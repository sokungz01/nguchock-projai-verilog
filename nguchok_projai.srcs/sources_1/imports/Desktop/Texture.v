==> flow/design.v <==
`timescale 1ns / 1ps
module Texture(
    input inputObj,
    input [3:0]Items,
    output reg [19:0]data
    );
    parameter WIDTH = 20;
    reg [6:0]Query;
    reg [5:0]Index;
    reg dataBit;
    initial begin
        dataBit = 0;
        Query   = 0;
        data    = 20'b00000000000000000000;
    end
    always @ (posedge inputObj) begin
        if(Query == Items * WIDTH - 1)begin
            Query = (Items - 1) * WIDTH;
            data <= 20'b00000000000000000000;
        end else begin
            case(Query) 
                10'd00: data <= 20'b00000000000000000000;
                10'd01: data <= 20'b00000000110110000000;
                10'd02: data <= 20'b00000000011100000000;
                10'd03: data <= 20'b00000000001000000000;
                10'd04: data <= 20'b00000000111110000000;
                10'd05: data <= 20'b00000011111111100000;
                10'd06: data <= 20'b00000111111111110000;
                10'd07: data <= 20'b00001111111111111000;
                10'd08: data <= 20'b00001110011001111000;
                10'd09: data <= 20'b00011110011001111100;
                10'd10: data <= 20'b00011110011001111100;
                10'd11: data <= 20'b00011111111111111100;
                10'd12: data <= 20'b00011111111111111100;
                10'd13: data <= 20'b00011111111111111100;
                10'd14: data <= 20'b00001111111111111000;
                10'd15: data <= 20'b00001111111111111000;
                10'd16: data <= 20'b00000111111111110000;
                10'd17: data <= 20'b00000011111111100000;
                10'd18: data <= 20'b00000000111110000000;
                10'd19: data <= 20'b00000000000000000000;
                default data <= 20'b00000000000000000000;
            endcase
            Query <= Query + 1;
        end
    end
endmodule
; Step by step through the tools: Texture
; Tool output for the design above, in the order of the flow.
; Line numbers count from 1 in the design file above.
; Library cell names are shortened.
; The mark n/a stands for no value.
[inputs]
top = Texture
clock = inputObj
library = sky130hd
pvt_corner = tt_025C_1v80

; Word level
; Yosys after proc, flatten, opt, wreduce and memory -nomap, before mapping. Memory bits, and registers merged into a memory's read port (data or address), are not among the register bits. Print and check cells are not counted. Equal cells are merged and count once.
; Yosys's memory passes give these memory sizes; they may raise the number of words (mostly to a power of two), join words into wider ones and drop unused or constant bits.
[op_classes]
add_sub_neg = 3
multipliers = 2
eq_ne = 1
mux = 1
n_logic = 1
n_reduce_logical = 2
[ops]
columns = op, count
row1 = multiplier 32 x 3 -> 5 bit (second input constant), 1
row2 = == test 7 x 32 -> 1 bit, 1
row3 = multiplier 4 x 3 -> 7 bit (second input constant), 1
row4 = subtractor 9 x 1 -> 10 bit (second input constant), 1
row5 = adder 7 x 1 -> 7 bit (second input constant), 1
row6 = 2-to-1 mux 7 bit, 1
row7 = subtractor 4 x 1 -> 5 bit (second input constant), 1
row8 = logical NOT 2 bit, 1
row9 = OR reduction 2 bit, 1
row10 = NOT 1 bit, 1
[bits]
reg_bits = 27
mem_bits_ro = 480
clocked_rd_ports_x_width = 15
n_memories = 1
in_bits = 5
word_cells = 14
[mem_list]
columns = memory, words, word_bits, read_ports, wr, line_no
row1 = (name not given), 32, 15, 1, 0, 21  ; case(Query)

; Logic depth
; Yosys ltp: most cells in a row. Word level: on the elaborated netlist, between registers, memories and ports. Mapped: between sequential cells and ports; inverters and the memories' decode and read muxes count.
[logic_depth]
depth_word = 4
abc_area = 1
depth_mapped = 16

; Mapped cells and area
; The flow's flattened synthesis, as Yosys stat reports it; memories are mapped. The netlist is that of the ABC_AREA named above (0 if unset); the other value can give another one.
; The area totals of this step are shown rounded.
[by_type]
columns = cell, count, type_area_um2
row1 = dfxtp_1, 16, 320.307
row2 = ha_1, 14, 175.168
row3 = nand2_1, 43, 161.405
row4 = inv_1, 27, 101.347
row5 = buf_4, 11, 82.579
row6 = xor2_1, 9, 78.826
row7 = nor2_1, 19, 71.318
row8 = nand3_1, 8, 40.038
row9 = nor2_2, 6, 37.536
row10 = nand3_4, 2, 35.034
row11 = o21ai_2, 3, 26.275
row12 = fa_1, 1, 20.019
row13 = o21ai_0, 3, 15.014
row14 = a31oi_1, 2, 12.512
row15 = nand2_2, 2, 12.512
row16 = o22ai_1, 2, 12.512
row17 = buf_6, 1, 11.261
row18 = inv_2, 3, 11.261
; Not listed: further types 8, cells in them 11.
[mapped]
cells = 183
mapped_area_mm2 = 0.00129
seq_area_mm2 = 0.00032
ff_cells = 16
buf_cells = 14

; Timing after synthesis
; OpenSTA on the mapped netlist: ideal clock, no wires. The path of least setup slack (recovery checks aside). Input and output delay are each 20% of the period. Register names are those of the netlist, which keeps one name where synthesis merged equal registers.
[synth_timing]
path_type = in2reg
from = input Items[1]
to = register Query[6]
clock_period_ps = 5290
input_delay_ps = 1058
setup_ps = 117
t_first_pin_ps = 1058
arrival_ps = 2851
required_ps = 5173
slack_ps = 2321
path_delay_ps = 1910
driving_pins = 14
path_buffers = 1
period_less_setup_slack_ps = 2969
; "path_delay_ps" is the arrival time less input delay plus setup time.
; "driving_pins": output pins that drive a net of the path, with the launching flip-flop's if there is one; two outputs of one cell count as two.
; "period_less_setup_slack_ps" = period - worst setup slack (recovery checks aside). The figure is calculated, with input and output delays left at 20% of the set period.
; Between the ends stands the longest chain of elaborated cells between them, by number of cells; it is not shown to be the way that was timed. Of several equally long chains one is given.
; Each line given opens the expression or statement behind the cell; cells for indexed reads and writes are added by Yosys, which also makes memories of some case tables.
[synth_between]
path_cell_list = ha_1 ha_1 inv_1 fa_1 inv_1 nor2_1 nand2_2 o21ai_1 nand2_1 nor2_2 nand2_2 buf_6 nand2_1 o21ai_2
elab_chain_len = 4
[synth_lines]
columns = item, line_no
row1 = "start, declared", 4  ; input [3:0]Items,
row2 = multiplier 4 x 3 -> 7 bit, 17  ; if(Query == Items * WIDTH - 1)begin
row3 = subtractor 9 x 1 -> 10 bit, 17
row4 = == test 7 x 32 -> 1 bit, 17
row5 = 2-to-1 mux 7 bit, 17
row6 = "end, assigned", 18  ; Query = (Items - 1) * WIDTH;
row7 = "end, assigned", 44  ; Query <= Query + 1;
row8 = "end, declared", 8  ; reg [6:0]Query;

; Path in the finished layout
; From the final timing report of stored run 1: the path of least setup slack in the routed layout; clock arrival at registers is part of the times.
; The report prints the path's times to 10 ps; the period is as set.
[layout_timing]
path_type = in2reg
from = input Items[3]
to = register data[14]
clock_period_ps = 3470
input_delay_ps = 690
setup_ps = 110
t_first_pin_ps = 690
arrival_ps = 3270
required_ps = 3650
slack_ps = 370
driving_pins = 14
path_buffers = 1
; Between the ends stands the longest chain of elaborated cells between them, by number of cells; it is not shown to be the way that was timed. Of several equally long chains one is given.
; At most two assigning lines are given for a register; there are more.
[layout_between]
path_cell_list = clkdlybuf4s50_1 ha_1 ha_1 inv_1 fa_1 inv_1 nor2_1 nand2_2 o21ai_1 nand2_1 nor2_2 nand2_2 nand2_1 nor2_1
elab_chain_len = 4
[layout_lines]
columns = item, line_no
row1 = "start, declared", 4  ; input [3:0]Items,
row2 = multiplier 4 x 3 -> 7 bit, 17  ; if(Query == Items * WIDTH - 1)begin
row3 = subtractor 9 x 1 -> 10 bit, 17
row4 = == test 7 x 32 -> 1 bit, 17
row5 = OR reduction 2 bit, n/a
row6 = "end, assigned", 22  ; 10'd00: data <= 20'b00000000000000000000;
row7 = "end, assigned", 23  ; 10'd01: data <= 20'b00000000110110000000;
row8 = "end, declared", 5  ; output reg [19:0]data

Subject: flow runs of Texture

Hi,

Record of 2 stored runs of the RTL-to-layout flow on Texture, platform sky130hd. The runs are unordered. Constraints: input delay and output delay 20% of the set period each, output load 0.01 pF.
"clock_period_reached_ps" = clock period - worst setup slack. The figure is calculated, with input and output delays left at 20% of the set period.
The measured numbers are rounded.

# stored run 1
==> flow/run.sh <==
#!/bin/bash
# the make line also repeats the synthesis and layout settings of config.mk as NAME=value (left out here)
make -C /OpenROAD-flow-scripts/flow DESIGN_CONFIG=/design/flow/config.mk WORK_HOME=/design/flow/orfs CLKGATE_MAP_FILE= finish
==> flow/config.mk <==
export PLATFORM = sky130hd
export DESIGN_NAME = Texture
export DESIGN_NICKNAME = Texture
export VERILOG_FILES = /design/flow/design.v
export SDC_FILE = /design/flow/constraint.sdc
export NUM_CORES = 4
export LEC_CHECK = 0
export ABC_AREA = 1
export CAP_MARGIN = 20
export CORE_MARGIN = 10
export CORE_UTILIZATION = 59
export CTS_CLUSTER_DIAMETER = 386
export PLACE_DENSITY_LB_ADDON = 0.11
export SETUP_SLACK_MARGIN = -0.23
export SLEW_MARGIN = 20
export TNS_END_PERCENT = 45
==> flow/constraint.sdc <==
create_clock -name core_clock -period 3.47 [get_ports {inputObj}]
set_input_delay 0.6940 -clock core_clock [delete_from_list [all_inputs] [get_ports {inputObj}]]
set_output_delay 0.6940 -clock core_clock [all_outputs]
set_load 0.01 [all_outputs]

==> stored run 1: results <==
synth_chip_area_mm2=0.00129
fin_ws_ps=372
finish.stdcell_area_mm2=0.00147
tns_setup_ps=0
total_die_area_mm2=0.00445
worst_hold_slack_ps=494
clock_period_reached_ps=3098
layout_utilization_pct=72.8

# stored run 2
==> flow/run.sh <==
#!/bin/bash
# the make line also repeats the synthesis and layout settings of config.mk as NAME=value (left out here)
make -C /OpenROAD-flow-scripts/flow DESIGN_CONFIG=/design/flow/config.mk WORK_HOME=/design/flow/orfs CLKGATE_MAP_FILE= finish
==> flow/config.mk <==
export PLATFORM = sky130hd
export DESIGN_NAME = Texture
export DESIGN_NICKNAME = Texture
export VERILOG_FILES = /design/flow/design.v
export SDC_FILE = /design/flow/constraint.sdc
export NUM_CORES = 4
export LEC_CHECK = 0
export ABC_AREA = 0
export CAP_MARGIN = 20
export CELL_PAD_IN_SITES_DETAIL_PLACEMENT = 1
export CORE_MARGIN = 3
export CORE_UTILIZATION = 72
export CTS_CLUSTER_DIAMETER = 173
export CTS_CLUSTER_SIZE = 34
export GPL_ROUTABILITY_DRIVEN = 0
export PLACE_DENSITY = 0.85
export SETUP_SLACK_MARGIN = -0.06
export SLEW_MARGIN = 20
export TNS_END_PERCENT = 100
==> flow/constraint.sdc <==
create_clock -name core_clock -period 2.09 [get_ports {inputObj}]
set_input_delay 0.4180 -clock core_clock [delete_from_list [all_inputs] [get_ports {inputObj}]]
set_output_delay 0.4180 -clock core_clock [all_outputs]
set_load 0.01 [all_outputs]

==> stored run 2: results <==
outcome="stopped before the end: placement reported DPL-0033"

Regards
