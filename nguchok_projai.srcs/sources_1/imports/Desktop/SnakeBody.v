==> flow/design.v <==
`timescale 1ns / 1ps
module SnakeBody #(parameter WIDTH = 10,SNAKE_MAX_SIZE = 64) (
    input switchClock,isCollision,video_on,VGAClock,
    input [1:0]direction,
    input [9:0]X,Y,SnakeHeadX,SnakeHeadY,
    input [6:0]SnakeSize,
    input RESET,
    input isDead,
    output reg snakeBody,
    output reg [9:0]SnakeOUTX,SnakeOUTY
);
    parameter D_LEFT                = 2'b00;
    parameter D_RIGHT               = 2'b01;
    parameter D_UP                  = 2'b10;
    parameter D_DOWN                = 2'b11;
    reg [9:0]SnakeX[0:63],SnakeY[0:63];
    integer SnakeBodyIndex;
    integer SnakeBodyIndex2;
    initial begin
        snakeBody = 0;
        SnakeX[0] = 0;
        SnakeY[0] = 0;
        for(SnakeBodyIndex = 0 ; SnakeBodyIndex < SNAKE_MAX_SIZE; SnakeBodyIndex = SnakeBodyIndex + 1) begin
            SnakeX[SnakeBodyIndex] = 0; 
            SnakeY[SnakeBodyIndex] = 0; 
        end
    end    
    always @ (posedge switchClock) begin
         if(RESET || isDead) begin
            for(SnakeBodyIndex = 0 ; SnakeBodyIndex < SNAKE_MAX_SIZE; SnakeBodyIndex = SnakeBodyIndex + 1) begin
                SnakeX[SnakeBodyIndex] <= 0; 
                SnakeY[SnakeBodyIndex] <= 0; 
            end 
        end
        else if(SnakeSize - 1 > 0) begin
            for(SnakeBodyIndex = SNAKE_MAX_SIZE - 1 ; SnakeBodyIndex > 0; SnakeBodyIndex = SnakeBodyIndex - 1) begin
                if(SnakeBodyIndex <= SnakeSize) begin
                    SnakeX[SnakeBodyIndex] <= SnakeX[SnakeBodyIndex - 1]; 
                    SnakeY[SnakeBodyIndex] <= SnakeY[SnakeBodyIndex - 1]; 
                end
            end 
            case (direction)
                D_LEFT  : SnakeX[0] <= (SnakeX[0] - (WIDTH * 2));
                D_RIGHT : SnakeX[0] <= (SnakeX[0] + (WIDTH * 2));
                D_UP    : SnakeY[0] <= (SnakeY[0] - (WIDTH * 2));
                D_DOWN  : SnakeY[0] <= (SnakeY[0] + (WIDTH * 2));
                default : begin
                    SnakeX[0] = SnakeHeadX;
                    SnakeY[0] = SnakeHeadY;
                end
            endcase
        end
        else begin
            SnakeX[0] = SnakeHeadX;
            SnakeY[0] = SnakeHeadY;
        end
    end
    always @ (*) begin
        SnakeOUTX <= SnakeX[0];
        SnakeOUTY <= SnakeY[0];
    end
endmodule
# == Reports on SnakeBody ==
# The steps from the RTL of SnakeBody to its reports follow in flow order.
# Lines are those of the file above, counted from 1.
# Operators carry their Yosys type and port widths (W data, S select, Z words).
# Cell names lack the library's common part.
# A cell with - has no value.
# setup
top,SnakeBody
clock_port,switchClock
library,sky130hd
pvt_corner,tt_025C_1v80

# == After elaboration ==
# Source: Yosys, flattened and elaborated. Widths are those after wreduce. Registers that Yosys merges into a memory's read port (data or address) are not register bits. Print and check cells do not count. Equal cells are merged and count once.
# word_totals
in_bits,55
output_inout_bits,21
register_bits,20
word_cells,21
# op_classes
muxes,4
n_reduce_logical,4
add_sub_neg,5
compare,1
equal,5
# op_table
cell,n
$pmux W10 S2,2
$gt A32 B1 Y1 const B,1
$add A10 B5 Y10 const B,2
$sub A10 B5 Y10 const B,2
$mux W10,2
$sub A7 B1 Y8 const B,1
$eq A2 B2 Y1 const B,2
$ne A2 B2 Y1 const B,2
$reduce_or A2 Y1,2
$eq A2 B1 Y1 const B,1
$logic_not A2 Y1,1
$logic_or A1 B1 Y1,1

# == Logic depth ==
# Longest topological path by Yosys (ltp), each cell counted once; first at word level (registers and memories cut), then after technology mapping (sequential cells cut; the memories' decode and read muxes count).
# logic_depth
ltp_word,3
abc_area,0
depth_mapped,8
ltp_nobuf,8

# == Mapped cells and area ==
# Source: synth_stat.txt of the flow (Yosys; design flattened, memories mapped). It holds for the ABC_AREA given above (unset counts as 0); a run with the other value may have another netlist.
# types
cell_type,n,type_area_um2
dfxtp_1,20,400.384
ha_1,11,137.632
a21oi_1,18,90.086
xnor2_1,9,78.826
mux2i_1,7,70.067
nand2_1,17,63.811
a211oi_1,7,52.55
nor2_1,12,45.043
o21ai_0,8,40.038
o211ai_1,5,37.536
a21o_1,4,30.029
buf_2,6,30.029
a2111oi_4,1,27.526
nand4b_1,3,26.275
xor2_1,3,26.275
a31oi_1,4,25.024
fa_1,1,20.019
nand3_1,4,20.019
# Not listed: further types 33, cells in them 51.
# synth_totals
buf_cells,13
mapped_cells,191
flip_flops,20
mapped_area_um2,1561.5
seqArea_um2,400.4

# == Worst setup path after synthesis ==
# Path of least setup slack by OpenSTA after synthesis, without wires, with an ideal clock, recovery checks aside; 20% of the period is set as input and as output delay. Where synthesis merged equal registers, the netlist keeps one of their names.
# synth_path
kind,input port to flip-flop
from,input direction[0]
to,register SnakeY[0][9]
input_delay_ns,0.404
delay_ns,1.748
period_ns,2.02
t_first_pin_ns,0.404
t_arrival_ns,2.027
t_required_ns,1.895
setup_slack_ns,-0.133
setup_ns,0.125
path_stages,7
path_buffers,0
synth_period_reached_ns,2.153
# "delay_ns" is the arrival time less input delay plus setup time.
# "path_stages": output pins that drive a net of the path, with the launching flip-flop's if there is one; two outputs of one cell count as two.
# "synth_period_reached_ns" = period - worst setup slack (recovery checks aside). The figure is calculated, with input and output delays left at 20% of the set period.
# Between the ends stands the longest chain of elaborated cells between them, by number of cells; it is not shown to be the way that was timed. Of several equally long chains one is given.
# Each line given opens the expression or statement behind the cell; cells for indexed reads and writes are added by Yosys, which also makes memories of some case tables.
# At most two assigning lines are given for a register; there are more.
# synth_via
cell_sequence,nand2_1 ha_1 a21o_1 a2111oi_4 a211oi_1 a2111oi_2 o21ai_1
elab_chain_len,3
cells_between,8
cone_lines,2
classes_between,eq/ne (4); mux (2); reduce/logical (2)
# synth_lines
element,line,text
from (decl),4,"input [1:0]direction,"
$eq A2 B2 Y1,42,case (direction)
$pmux W10 S2,42,
$mux W10,35,else if(SnakeSize - 1 > 0) begin
to (assign),45,D_UP    : SnakeY[0] <= (SnakeY[0] - (WIDTH * 2));
to (assign),46,D_DOWN  : SnakeY[0] <= (SnakeY[0] + (WIDTH * 2));
to (decl),16,"reg [9:0]SnakeX[0:63],SnakeY[0:63];"

# 2 stored runs of SnakeBody in the flow (synthesis by Yosys, layout by OpenROAD, sky130hd cells), in arbitrary order. Constraints: input delay and output delay 20% of the set period each, output load 0.01 pF.
# Settings: -- = not set for that run.
run,period_ns,CORE_UTILIZATION,PLACE_DENSITY_LB_ADDON,HOLD_SLACK_MARGIN,CELL_PAD_IN_SITES_GLOBAL_PLACEMENT,TNS_END_PERCENT,GPL_TIMING_DRIVEN,CTS_CLUSTER_SIZE,CAP_MARGIN,MIN_ROUTING_LAYER,CORE_MARGIN,SLEW_MARGIN,CELL_PAD_IN_SITES_DETAIL_PLACEMENT,GPL_ROUTABILITY_DRIVEN,CTS_CLUSTER_DIAMETER
flow run A,1.74,60,0.24,0.2,2,25,1,50,40,met1,2,20,--,--,--
flow run B,1.51,47,0.2,--,2,100,--,--,20,--,2,20,0,1,165
# Flow run A: not finished: placement ended with error FLW-0024
# Flow run B: not finished: placement ended with error FLW-0024
